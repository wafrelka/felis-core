==> flow/design.v <==
`timescale 1ns / 100ps
module ProgramLoader(
	input logic clk,
	input logic reset,
	output logic completed,
	output logic uart_out_valid,
	input logic[7:0] uart_out_data,
	input logic uart_out_ready,
	output logic[31:0] inst_mem_in_addr,
	output logic[31:0] inst_mem_in_data,
	output logic inst_mem_in_valid,
	input logic inst_mem_in_ready
	);
	enum integer {INIT, READING_SIZE, STORING_SIZE,
		READING_PROG, STORING_PROG, COMPLETED} state;
	logic[31:0] prog_counter;
	logic[31:0] prog_size;
	logic[3:0] read_size;
	logic[31:0] buffer;
	always_comb begin
		completed = (state == COMPLETED);
	end
	always_ff @(posedge clk) begin
		if(reset) begin
			prog_counter <= 0;
			prog_size <= 0;
			read_size <= 0;
			uart_out_valid <= 0;
			inst_mem_in_valid <= 0;
			state <= INIT;
		end else begin
			if(state == INIT) begin
				state <= READING_SIZE;
				uart_out_valid <= 1;
			end else if(state == READING_SIZE || state == READING_PROG) begin
				if(uart_out_ready) begin
					case(read_size)
						0: buffer[ 7: 0] <= uart_out_data;
						1: buffer[15: 8] <= uart_out_data;
						2: buffer[23:16] <= uart_out_data;
						3: buffer[31:24] <= uart_out_data;
					endcase
					if(read_size == 3) begin
						read_size <= 0;
						uart_out_valid <= 0;
						state <= (state == READING_SIZE ? STORING_SIZE : STORING_PROG);
					end else begin
						read_size <= read_size + 1;
					end
				end
			end else if(state == STORING_SIZE) begin
				prog_size <= buffer;
				state <= READING_PROG;
				uart_out_valid <= 1;
			end else if(state == STORING_PROG) begin
				if(!inst_mem_in_valid) begin
					inst_mem_in_valid <= 1;
					inst_mem_in_addr <= prog_counter;
					inst_mem_in_data <= buffer;
				end else if(inst_mem_in_ready) begin
					inst_mem_in_valid <= 0;
					prog_counter <= prog_counter + 4;
					if(prog_counter + 4 < prog_size) begin
						state <= READING_PROG;
						uart_out_valid <= 1;
					end else begin
						state <= COMPLETED;
					end
				end
			end
		end
	end
endmodule
# Reports on ProgramLoader
# Tool output for the design above, in the order of the flow.
# Lines are those of the file above, counted from 1.
# The mark n/a stands for no value.
# design
design	ProgramLoader
clk_port	clk
library	sky130hd
pvt_corner	tt_025C_1v80

# After elaboration
# Counts by Yosys on the flattened word-level netlist (proc, flatten, opt, wreduce; memories kept). Register bits leave out memories and registers merged into their read ports (data or address). Print and check cells are left out. Cells with the same type and inputs are merged into one.
# bits
reg_bits	198
word_cells	78
out_inout_bits	67
# classes
cmp	1
n_logic	5
n_mux	22
eq_ne	12
reduce_and_logical	23
add_sub_neg	2
# ops
operator	n
32-bit two-way mux	7
32-bit by 3-bit == test with 1-bit output (second input constant)	2
32-bit by 4-bit == test with 1-bit output (second input constant)	2
32-bit by 2-bit == test with 1-bit output (second input constant)	1
32-bit by 3-bit adder with 32-bit output (second input constant)	1
32-bit < comparator	1
32-bit logical NOT	1
5-bit AND reduction	6
6-bit AND reduction	3
4-bit nonzero test	4
1-bit two-way mux	12
3-bit nonzero test	3
4-bit by 2-bit == test with 1-bit output (second input constant)	2
3-bit AND reduction	2
3-bit two-way mux	2
1-bit inverter	5
4-bit by 1-bit adder with 4-bit output (second input constant)	1
4-bit by 1-bit == test with 1-bit output (second input constant)	1
4-bit logical NOT	1
4-bit AND reduction	1
4-bit two-way mux	1
3-bit by 2-bit != test with 1-bit output (second input constant)	1
3-bit != test (second input constant)	1
2-bit by 1-bit != test with 1-bit output (second input constant)	1
2-bit != test (second input constant)	1
2-bit OR reduction	1
1-bit logical OR	1

# Depth
# Longest topological path by Yosys (ltp), each cell counted once; first at word level (registers and memories cut), then after technology mapping (sequential cells cut; the memories' decode and read muxes count).
# logic_depth
word_depth	9
abc_area	0
mapped_depth	13
depth_no_buf	12

# Netlist
# Yosys stat after the flow's synthesis: flattened, memories mapped to cells. It holds for the ABC_AREA given above (unset counts as 0); a run with the other value may have another netlist.
# The area totals of this step are shown rounded.
# mapped
cells	652
ffs	168
mapped_area_um2	7100
# by_type
cell_type	n
sky130_fd_sc_hd__edfxtp_1	94
sky130_fd_sc_hd__dfxtp_1	74
sky130_fd_sc_hd__ha_1	35
sky130_fd_sc_hd__nand2_1	102
sky130_fd_sc_hd__a21oi_1	68
sky130_fd_sc_hd__xnor2_1	32
sky130_fd_sc_hd__nor2_1	50
sky130_fd_sc_hd__inv_1	38
sky130_fd_sc_hd__xor2_1	14
sky130_fd_sc_hd__nand3_1	15
sky130_fd_sc_hd__nor3_1	15
sky130_fd_sc_hd__clkbuf_1	19
sky130_fd_sc_hd__o21ai_0	14
sky130_fd_sc_hd__nand4_1	10
sky130_fd_sc_hd__nor4_1	9
sky130_fd_sc_hd__clkbuf_8	4
sky130_fd_sc_hd__or3_1	7
sky130_fd_sc_hd__and4_1	3
# Other cell types: 30; their cells: 49.

# Path before layout
# Path of least setup slack by OpenSTA after synthesis, without wires, with an ideal clock, recovery checks aside; 20% of the period is set as input and as output delay. Where synthesis merged equal registers, the netlist keeps one of their names.
# synth_timing
kind	input to register
from	in reset
to	reg inst_mem_in_addr[10]
period_ps	6960
in_delay_ps	1392
path_delay_ps	5246
t_arrival_ps	6080
n_path_buf	2
path_stages	3
path_slack_ps	322
t_first_pin_ps	1392
required_ps	6402
period_less_setup_slack_ps	6638
# "path_delay_ps" is the arrival time less input delay plus setup time.
# "path_stages" counts driving pins, that of a launching flip-flop among them; a cell with two outputs on the path counts twice.
# "period_less_setup_slack_ps" is the clock period less the worst setup slack; recovery checks do not enter. This is arithmetic on one report: input and output delays are still those of the set period (20% each).
# Between the ends stands the longest chain of elaborated cells between them, by number of cells; it is not shown to be the way that was timed. Of several equally long chains one is given.
# A line is the first line of the expression or statement that the cell stems from. Yosys adds cells for indexed reads and writes and turns some case tables into memories.
# synth_via
path_cell_list	sky130_fd_sc_hd__clkbuf_1 sky130_fd_sc_hd__clkbuf_1 sky130_fd_sc_hd__nor3_1
elab_chain_cells	2
cells_between	2
# synth_rtl
element	line	rtl
start: declaration	4	input logic reset,
1-bit inverter	n/a
6-bit AND reduction	n/a
end: assignment	58	inst_mem_in_addr <= prog_counter;
end: declaration	9	output logic[31:0] inst_mem_in_addr,

# Worst path after layout
# From the final timing report of job 1: the path of least setup slack in the routed layout; clock arrival at registers is part of the times.
# The report prints the path's times to 10 ps; the period is as set.
# layout_timing
kind	register to register
from	reg prog_counter[2]
to	reg uart_out_valid
n_path_buf	0
path_slack_ps	4590
t_arrival_ps	4080
path_stages	13
required_ps	8670
t_first_pin_ps	420
period_ps	8400
# Between the ends stands the longest chain of elaborated cells between them, by number of cells; it is not shown to be the way that was timed. Of several equally long chains one is given.
# A register here has more assigning lines than the two given.
# layout_via
path_cell_list	sky130_fd_sc_hd__dfxtp_1 sky130_fd_sc_hd__ha_1 sky130_fd_sc_hd__and4_2 sky130_fd_sc_hd__nand3_2 sky130_fd_sc_hd__nor4_1 sky130_fd_sc_hd__nand3_1 sky130_fd_sc_hd__xnor2_1 sky130_fd_sc_hd__ha_1 sky130_fd_sc_hd__nand4_1 sky130_fd_sc_hd__nor4_1 sky130_fd_sc_hd__nand2_1 sky130_fd_sc_hd__a21oi_1 sky130_fd_sc_hd__o32ai_1
elab_chain_cells	9
cells_between	11
# layout_rtl
element	line	rtl
start: declaration	16	logic[31:0] prog_counter;
start: assignment	25	prog_counter <= 0;
start: assignment	62	prog_counter <= prog_counter + 4;
32-bit by 3-bit adder with 32-bit output	63	if(prog_counter + 4 < prog_size) begin
32-bit < comparator	63
1-bit two-way mux	63
1-bit two-way mux	60	end else if(inst_mem_in_ready) begin
1-bit two-way mux	56	if(!inst_mem_in_valid) begin
1-bit two-way mux	55	end else if(state == STORING_PROG) begin
1-bit two-way mux	51	end else if(state == STORING_SIZE) begin
1-bit two-way mux	35	end else if(state == READING_SIZE || state == READING_PROG) begin
1-bit two-way mux	32	if(state == INIT) begin
end: assignment	28	uart_out_valid <= 0;
end: assignment	34	uart_out_valid <= 1;
end: declaration	6	output logic uart_out_valid,

Below are 2 stored runs of the flow (Yosys, OpenROAD; platform sky130hd) on ProgramLoader, each with its settings and what was measured, unordered. Constraints: input delay and output delay 20% of the set period each, output load 0.01 pF.
"achieved_clock_period_ps" = clock period - worst setup slack. The figure is calculated, with input and output delays left at 20% of the set period.
"worst_path_ps": the worst setup path's part of the clock period (all of it between registers, 20% less for each end at a port) less its slack. A launch clock that arrives late makes it longer, a capture clock that arrives late makes it shorter.
"total_power_uw" rests on the timing tool's default activity at the inputs, not on a simulated workload.
"worst_path_ps" is given in steps of 10 ps.
Measured values are rounded.

Job 1, flow files:
==> flow/run.sh <==
#!/bin/bash
# the make line also repeats the synthesis and layout settings of config.mk as NAME=value (left out here)
make -C /OpenROAD-flow-scripts/flow DESIGN_CONFIG=/design/flow/config.mk WORK_HOME=/design/flow/orfs CLKGATE_MAP_FILE= finish
==> flow/config.mk <==
export PLATFORM = sky130hd
export DESIGN_NAME = ProgramLoader
export DESIGN_NICKNAME = ProgramLoader
export VERILOG_FILES = /design/flow/design.v
export SDC_FILE = /design/flow/constraint.sdc
export NUM_CORES = 4
export LEC_CHECK = 0
export CAP_MARGIN = 35
export CELL_PAD_IN_SITES_GLOBAL_PLACEMENT = 1
export CORE_MARGIN = 5
export CORE_UTILIZATION = 43
export MAX_ROUTING_LAYER = met4
export PLACE_DENSITY = 0.85
export SLEW_MARGIN = 15
==> flow/constraint.sdc <==
create_clock -name core_clock -period 8.4 [get_ports {clk}]
set_input_delay 1.6800 -clock core_clock [delete_from_list [all_inputs] [get_ports {clk}]]
set_output_delay 1.6800 -clock core_clock [all_outputs]
set_load 0.01 [all_outputs]

==> results of job 1, as CSV <==
result,value
yosys.chip_area_um2,7100
die_footprint_um2,19000
final_stdcell_area_um2,8600
finish.utilization_pct,53
fin_ws_ps,4600
timing.setup.tns_ps,0
holdWs_ps,450
total_power_uw,1600
achieved_clock_period_ps,3808
worst_path_ps,3810
path_kind,"register to register"

Job 2, flow files:
==> flow/run.sh <==
#!/bin/bash
# the make line also repeats the synthesis and layout settings of config.mk as NAME=value (left out here)
make -C /OpenROAD-flow-scripts/flow DESIGN_CONFIG=/design/flow/config.mk WORK_HOME=/design/flow/orfs CLKGATE_MAP_FILE= finish
==> flow/config.mk <==
export PLATFORM = sky130hd
export DESIGN_NAME = ProgramLoader
export DESIGN_NICKNAME = ProgramLoader
export VERILOG_FILES = /design/flow/design.v
export SDC_FILE = /design/flow/constraint.sdc
export NUM_CORES = 4
export LEC_CHECK = 0
export CAP_MARGIN = 20
export CORE_MARGIN = 2
export CORE_UTILIZATION = 40
export SLEW_MARGIN = 20
==> flow/constraint.sdc <==
create_clock -name core_clock -period 8.07 [get_ports {clk}]
set_input_delay 1.6140 -clock core_clock [delete_from_list [all_inputs] [get_ports {clk}]]
set_output_delay 1.6140 -clock core_clock [all_outputs]
set_load 0.01 [all_outputs]

==> results of job 2, as CSV <==
result,value
yosys.chip_area_um2,7100
die_footprint_um2,19000
final_stdcell_area_um2,8600
finish.utilization_pct,50
fin_ws_ps,4300
timing.setup.tns_ps,0
holdWs_ps,450
total_power_uw,1700
achieved_clock_period_ps,3726
worst_path_ps,3730
path_kind,"register to register"
