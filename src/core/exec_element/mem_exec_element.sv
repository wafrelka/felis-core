==> flow/design.v <==
`timescale 1ns / 100ps
module MemExecElement(
	input logic clk,
	input logic reset,
	output logic completed,
	input logic[5:0] inst_num,
	input logic[31:0] const16_x,
	input logic[31:0] rs,
	input logic[31:0] rt,
	input logic[31:0] rd,
	input logic[31:0] fs,
	output logic[31:0] out,
	output logic[31:0] main_mem_in_addr,
	output logic[31:0] main_mem_in_data,
	output logic main_mem_in_valid,
	input logic main_mem_in_ready,
	output logic[31:0] main_mem_out_addr,
	output logic main_mem_out_valid,
	input logic[31:0] main_mem_out_data,
	input logic main_mem_out_ready
	);
	logic [31:0] addr;
	always_comb begin
		case(inst_num)
			28: addr = rs + const16_x;
			29: addr = rs + rt;
			30: addr = rt + const16_x;
			31: addr = rt + rd;
			48: addr = rs + const16_x;
			49: addr = rs + rt;
			50: addr = rt + const16_x;
			51: addr = rt + rd;
			default: addr = 0;
		endcase
	end
	always_ff @(posedge clk) begin
		if(reset) begin
			completed <= 0;
			main_mem_in_valid <= 0;
			main_mem_out_valid <= 0;
		end else if(!completed) begin
			case(inst_num)
				28, 29, 48, 49: begin  
					if(!main_mem_out_valid) begin
						main_mem_out_valid <= 1;
						main_mem_out_addr <= addr;
					end else if(main_mem_out_ready) begin
						main_mem_out_valid <= 0;
						out <= main_mem_out_data;
						completed <= 1;
					end
				end
				30, 31, 50, 51: begin  
					if(!main_mem_in_valid) begin
						main_mem_in_valid <= 1;
						main_mem_in_addr <= addr;
						if(inst_num < 32)
							main_mem_in_data <= rs;
						else
							main_mem_in_data <= fs;
					end else if(main_mem_in_ready) begin
						main_mem_in_valid <= 0;
						completed <= 1;
					end
				end
				52, 53: begin
					out <= (inst_num == 52 ? rs : fs);
					completed <= 1;
				end
				default: completed <= 1;
			endcase
		end
	end
endmodule
# Reports on MemExecElement
# Tool output for the design above, in the order of the flow.
# Line numbers count from 1 in the design file above.
# Operators: Yosys type, input widths -> output width; for muxes data width and select width s.
# Not given: -
[inputs] top_module="MemExecElement" clock="clk" library="sky130hd" corner="tt_025C_1v80"

# After elaboration
# Source: Yosys, flattened and elaborated, memories not mapped. Widths are those after wreduce. Registers that Yosys merges into a memory's read port (data or address) are not register bits. Print and check cells do not count. Equal cells are merged and count once.
[word_totals] in_bits=202 regBits=131 out_inout_bits=131 rom_bits=0 latchBits=0 wordCells=57 ram_bits=0 n_memories=0 clocked_rd_ports_x_width=0
[classes] muxes=16 reduce_and_logical=13 eq_ne=12 multipliers=0 add_sub_neg=4 compare=1 n_shift=0 bitwise=4 div_mod_pow=0
[ops] op="$add 32x32->32" count=4
[ops] op="$pmux 32 s4" count=1
[ops] op="$mux 32" count=4
[ops] op="$pmux 32 s2" count=1
[ops] op="$eq 6x6->1 const B" count=6
[ops] op="$eq 6x5->1 const B" count=4
[ops] op="$reduce_or 2->1" count=5
[ops] op="$mux 1" count=9
[ops] op="$reduce_and 4->1" count=2
[ops] op="$reduce_or 4->1" count=2
[ops] op="$lt 6x6->1 const B" count=1
[ops] op="$reduce_and 5->1" count=1
[ops] op="$not 1->1" count=4
[ops] op="$ne 2x2->1 const B" count=2
[ops] op="$reduce_and 2->1" count=2
[ops] op="$reduce_bool 2->1" count=1
[ops] op="$pmux 1 s2" count=1

# Logic depth
# Depth = most cells in a row (Yosys ltp): at word level without a register or memory, in the mapped netlist without a sequential cell, where the memories' decode and read muxes count.
[logic_depth] ltp_word=4 ABC_AREA=0 mapped_depth=19 ltp_nobuf=16

# Mapped cells and area
# The flow's flattened synthesis, as Yosys stat reports it; memories are mapped. The netlist is that of the ABC_AREA named above (0 if unset); the other value can give another one.
# The area totals of this step are shown rounded.
[by_type] cell="sky130_fd_sc_hd__edfxtp_1" count=128 type_area_um2=3.84E+03
[by_type] cell="sky130_fd_sc_hd__ha_1" count=70 type_area_um2=875.84
[by_type] cell="sky130_fd_sc_hd__mux2i_1" count=65 type_area_um2=650.624
[by_type] cell="sky130_fd_sc_hd__a21oi_1" count=96 type_area_um2=480.461
[by_type] cell="sky130_fd_sc_hd__mux2_2" count=32 type_area_um2=360.346
[by_type] cell="sky130_fd_sc_hd__o21ai_0" count=58 type_area_um2=290.278
[by_type] cell="sky130_fd_sc_hd__nand2_1" count=75 type_area_um2=281.52
[by_type] cell="sky130_fd_sc_hd__xor2_1" count=32 type_area_um2=280.269
[by_type] cell="sky130_fd_sc_hd__nor2_1" count=69 type_area_um2=258.998
[by_type] cell="sky130_fd_sc_hd__xnor2_1" count=24 type_area_um2=210.202
[by_type] cell="sky130_fd_sc_hd__o22ai_1" count=32 type_area_um2=200.192
[by_type] cell="sky130_fd_sc_hd__a21o_1" count=23 type_area_um2=172.666
[by_type] cell="sky130_fd_sc_hd__clkbuf_1" count=22 type_area_um2=82.579
[by_type] cell="sky130_fd_sc_hd__nor3_1" count=15 type_area_um2=75.072
[by_type] cell="sky130_fd_sc_hd__nand3_1" count=13 type_area_um2=65.062
[by_type] cell="sky130_fd_sc_hd__inv_1" count=17 type_area_um2=63.811
[by_type] cell="sky130_fd_sc_hd__dfxtp_1" count=3 type_area_um2=60.058
[by_type] cell="sky130_fd_sc_hd__o21bai_1" count=6 type_area_um2=45.043
# Other cell types: 46; their cells: 119.
[synth_totals] ffs=131 seq_area_mm2=0.0039 buffers=40 yosys_area_mm2=0.0092 stdcells=899

# Timing after synthesis
# Source: OpenSTA report_checks on the synthesized netlist (no wires, ideal clock, input and output delay 20% of the period each), path of least setup slack; recovery checks are left aside. Register names are those of the netlist, which keeps one name where synthesis merged equal registers.
[synth_path] path_kind="input port to flip-flop" start="input inst_num[5]" end="register main_mem_in_addr[0]" required_ns=12.456 arrival_ns=9.601 setup_ns=0.644 clock_period_ns=13.1 driving_pins=7 delay_ns=7.625 in_delay_ns=2.620 path_buffers=3 slack_ns=2.855 synth_period_reached_ns=10.245
# "delay_ns" = arrival - input delay + setup time.
# "driving_pins" counts driving pins, that of a launching flip-flop among them; a cell with two outputs on the path counts twice.
# "synth_period_reached_ns" = period - worst setup slack (recovery checks aside). The figure is calculated, with input and output delays left at 20% of the set period.
# Between the ends stands the longest chain of elaborated cells between them, by number of cells; it is not shown to be the way that was timed. Of several equally long chains one is given.
# A line is the first line of the expression or statement that the cell stems from. Yosys adds cells for indexed reads and writes and turns some case tables into memories.
# The path ends at the enable pin of a flip-flop; only ways to that pin are counted.
[synth_via] path_cell_list="sky130_fd_sc_hd__buf_2 sky130_fd_sc_hd__nand2b_1 sky130_fd_sc_hd__o22ai_1 sky130_fd_sc_hd__nand3_1 sky130_fd_sc_hd__clkbuf_1 sky130_fd_sc_hd__clkbuf_1 sky130_fd_sc_hd__nor4_1" elab_chain_cells=3
[synth_lines] item="from (decl)" line=6 source="input logic[5:0] inst_num,"
[synth_lines] item="$eq 6x5->1" line=42 source="case(inst_num)"
[synth_lines] item="$reduce_or 4->1" line=42
[synth_lines] item="$reduce_and 4->1"
[synth_lines] item="to (assign)" line=56 source="main_mem_in_addr <= addr;"
[synth_lines] item="to (decl)" line=13 source="output logic[31:0] main_mem_in_addr,"

# Worst path after layout
# From the final timing report of run 1: the path of least setup slack in the routed layout; clock arrival at registers is part of the times.
[layout_path] path_kind="input port to flip-flop" start="input inst_num[5]" end="register main_mem_out_addr[30]" in_delay_ns=1.93 driving_pins=18 path_buffers=2 arrival_ns=6.33 slack_ns=3.46 required_ns=9.79 setup_ns=0.29 clock_period_ns=9.66
# Between the ends stands the longest chain of elaborated cells between them, by number of cells; it is not shown to be the way that was timed. Of several equally long chains one is given.
# Ways into the end's enable are left out, as the timed path ends at the data pin.
[layout_via] path_cell_list="sky130_fd_sc_hd__buf_2 sky130_fd_sc_hd__nand2b_1 sky130_fd_sc_hd__o22ai_1 sky130_fd_sc_hd__nand3_2 sky130_fd_sc_hd__buf_4 sky130_fd_sc_hd__nand2_1 sky130_fd_sc_hd__o21ai_0 sky130_fd_sc_hd__ha_1 sky130_fd_sc_hd__fa_1 sky130_fd_sc_hd__nand3_1 sky130_fd_sc_hd__nand2_1 sky130_fd_sc_hd__a2111oi_2 sky130_fd_sc_hd__nor3_2 sky130_fd_sc_hd__a21o_2 sky130_fd_sc_hd__a311o_1 sky130_fd_sc_hd__a31oi_2 sky130_fd_sc_hd__xor2_1 sky130_fd_sc_hd__o22ai_1" elab_chain_cells=3
[layout_lines] item="from (decl)" line=6 source="input logic[5:0] inst_num,"
[layout_lines] item="$eq 6x5->1" line=24 source="case(inst_num)"
[layout_lines] item="$reduce_or 2->1"
[layout_lines] item="$pmux 32 s4" line=24
[layout_lines] item="to (assign)" line=46 source="main_mem_out_addr <= addr;"
[layout_lines] item="to (decl)" line=17 source="output logic[31:0] main_mem_out_addr,"

# Flow runs of MemExecElement

Record of 2 stored runs of the RTL-to-layout flow on MemExecElement, platform sky130hd. The runs are unordered. Constraints: input delay and output delay 20% of the set period each, output load 0.01 pF.
"achievedPeriod_ns" = clock period - worst setup slack. The figure is calculated, with input and output delays left at 20% of the set period.
By "worst_setup_path_time_ns" is meant the share of the clock period that the worst setup path is allowed (20% is reserved at inputs, 20% at outputs), minus its slack. Clock arrival times at its registers enter into it.
"power_uw" rests on the timing tool's default activity at the inputs, not on a simulated workload.
Measured values are rounded.

[flow] run 1: files
==> flow/run.sh <==
#!/bin/bash
# the make line also repeats the synthesis and layout settings of config.mk as NAME=value (left out here)
make -C /OpenROAD-flow-scripts/flow DESIGN_CONFIG=/design/flow/config.mk WORK_HOME=/design/flow/orfs CLKGATE_MAP_FILE= finish
==> flow/config.mk <==
export PLATFORM = sky130hd
export DESIGN_NAME = MemExecElement
export DESIGN_NICKNAME = MemExecElement
export VERILOG_FILES = /design/flow/design.v
export SDC_FILE = /design/flow/constraint.sdc
export NUM_CORES = 4
export LEC_CHECK = 0
export CAP_MARGIN = 20
export CORE_MARGIN = 2
export CORE_UTILIZATION = 40
export SETUP_SLACK_MARGIN = 0.51
export SLEW_MARGIN = 20
==> flow/constraint.sdc <==
create_clock -name core_clock -period 9.66 [get_ports {clk}]
set_input_delay 1.9320 -clock core_clock [delete_from_list [all_inputs] [get_ports {clk}]]
set_output_delay 1.9320 -clock core_clock [all_outputs]
set_load 0.01 [all_outputs]

[flow] run 1: metrics
[metrics] achievedPeriod_ns = 6.200
[metrics] total_negative_slack_ns = 0.000
[metrics] final_setup_ws_ns = 3.5
[metrics] post_route_stdcell_area_mm2 = 0.013
[metrics] die_area_mm2 = 0.024
[metrics] worst_setup_path_time_ns = 4.27
[metrics] timing.worst_path_kind = input port to flip-flop
[metrics] power_uw = 1800
[metrics] holdWs_ns = 0.57
[metrics] util_frac = 0.59
[metrics] synthArea_mm2 = 0.0092

[flow] run 2: files
==> flow/run.sh <==
#!/bin/bash
# the make line also repeats the synthesis and layout settings of config.mk as NAME=value (left out here)
make -C /OpenROAD-flow-scripts/flow DESIGN_CONFIG=/design/flow/config.mk WORK_HOME=/design/flow/orfs CLKGATE_MAP_FILE= finish
==> flow/config.mk <==
export PLATFORM = sky130hd
export DESIGN_NAME = MemExecElement
export DESIGN_NICKNAME = MemExecElement
export VERILOG_FILES = /design/flow/design.v
export SDC_FILE = /design/flow/constraint.sdc
export NUM_CORES = 4
export LEC_CHECK = 0
export ABC_AREA = 0
export CAP_MARGIN = 20
export CELL_PAD_IN_SITES_DETAIL_PLACEMENT = 2
export CORE_ASPECT_RATIO = 0.77
export CORE_MARGIN = 2
export CORE_UTILIZATION = 72
export CTS_CLUSTER_SIZE = 28
export PLACE_DENSITY = 0.4
export SETUP_SLACK_MARGIN = -0.7
export SLEW_MARGIN = 5
==> flow/constraint.sdc <==
create_clock -name core_clock -period 9.83 [get_ports {clk}]
set_input_delay 1.9660 -clock core_clock [delete_from_list [all_inputs] [get_ports {clk}]]
set_output_delay 1.9660 -clock core_clock [all_outputs]
set_load 0.01 [all_outputs]

[flow] run 2: incomplete, placement halted on GPL-0301
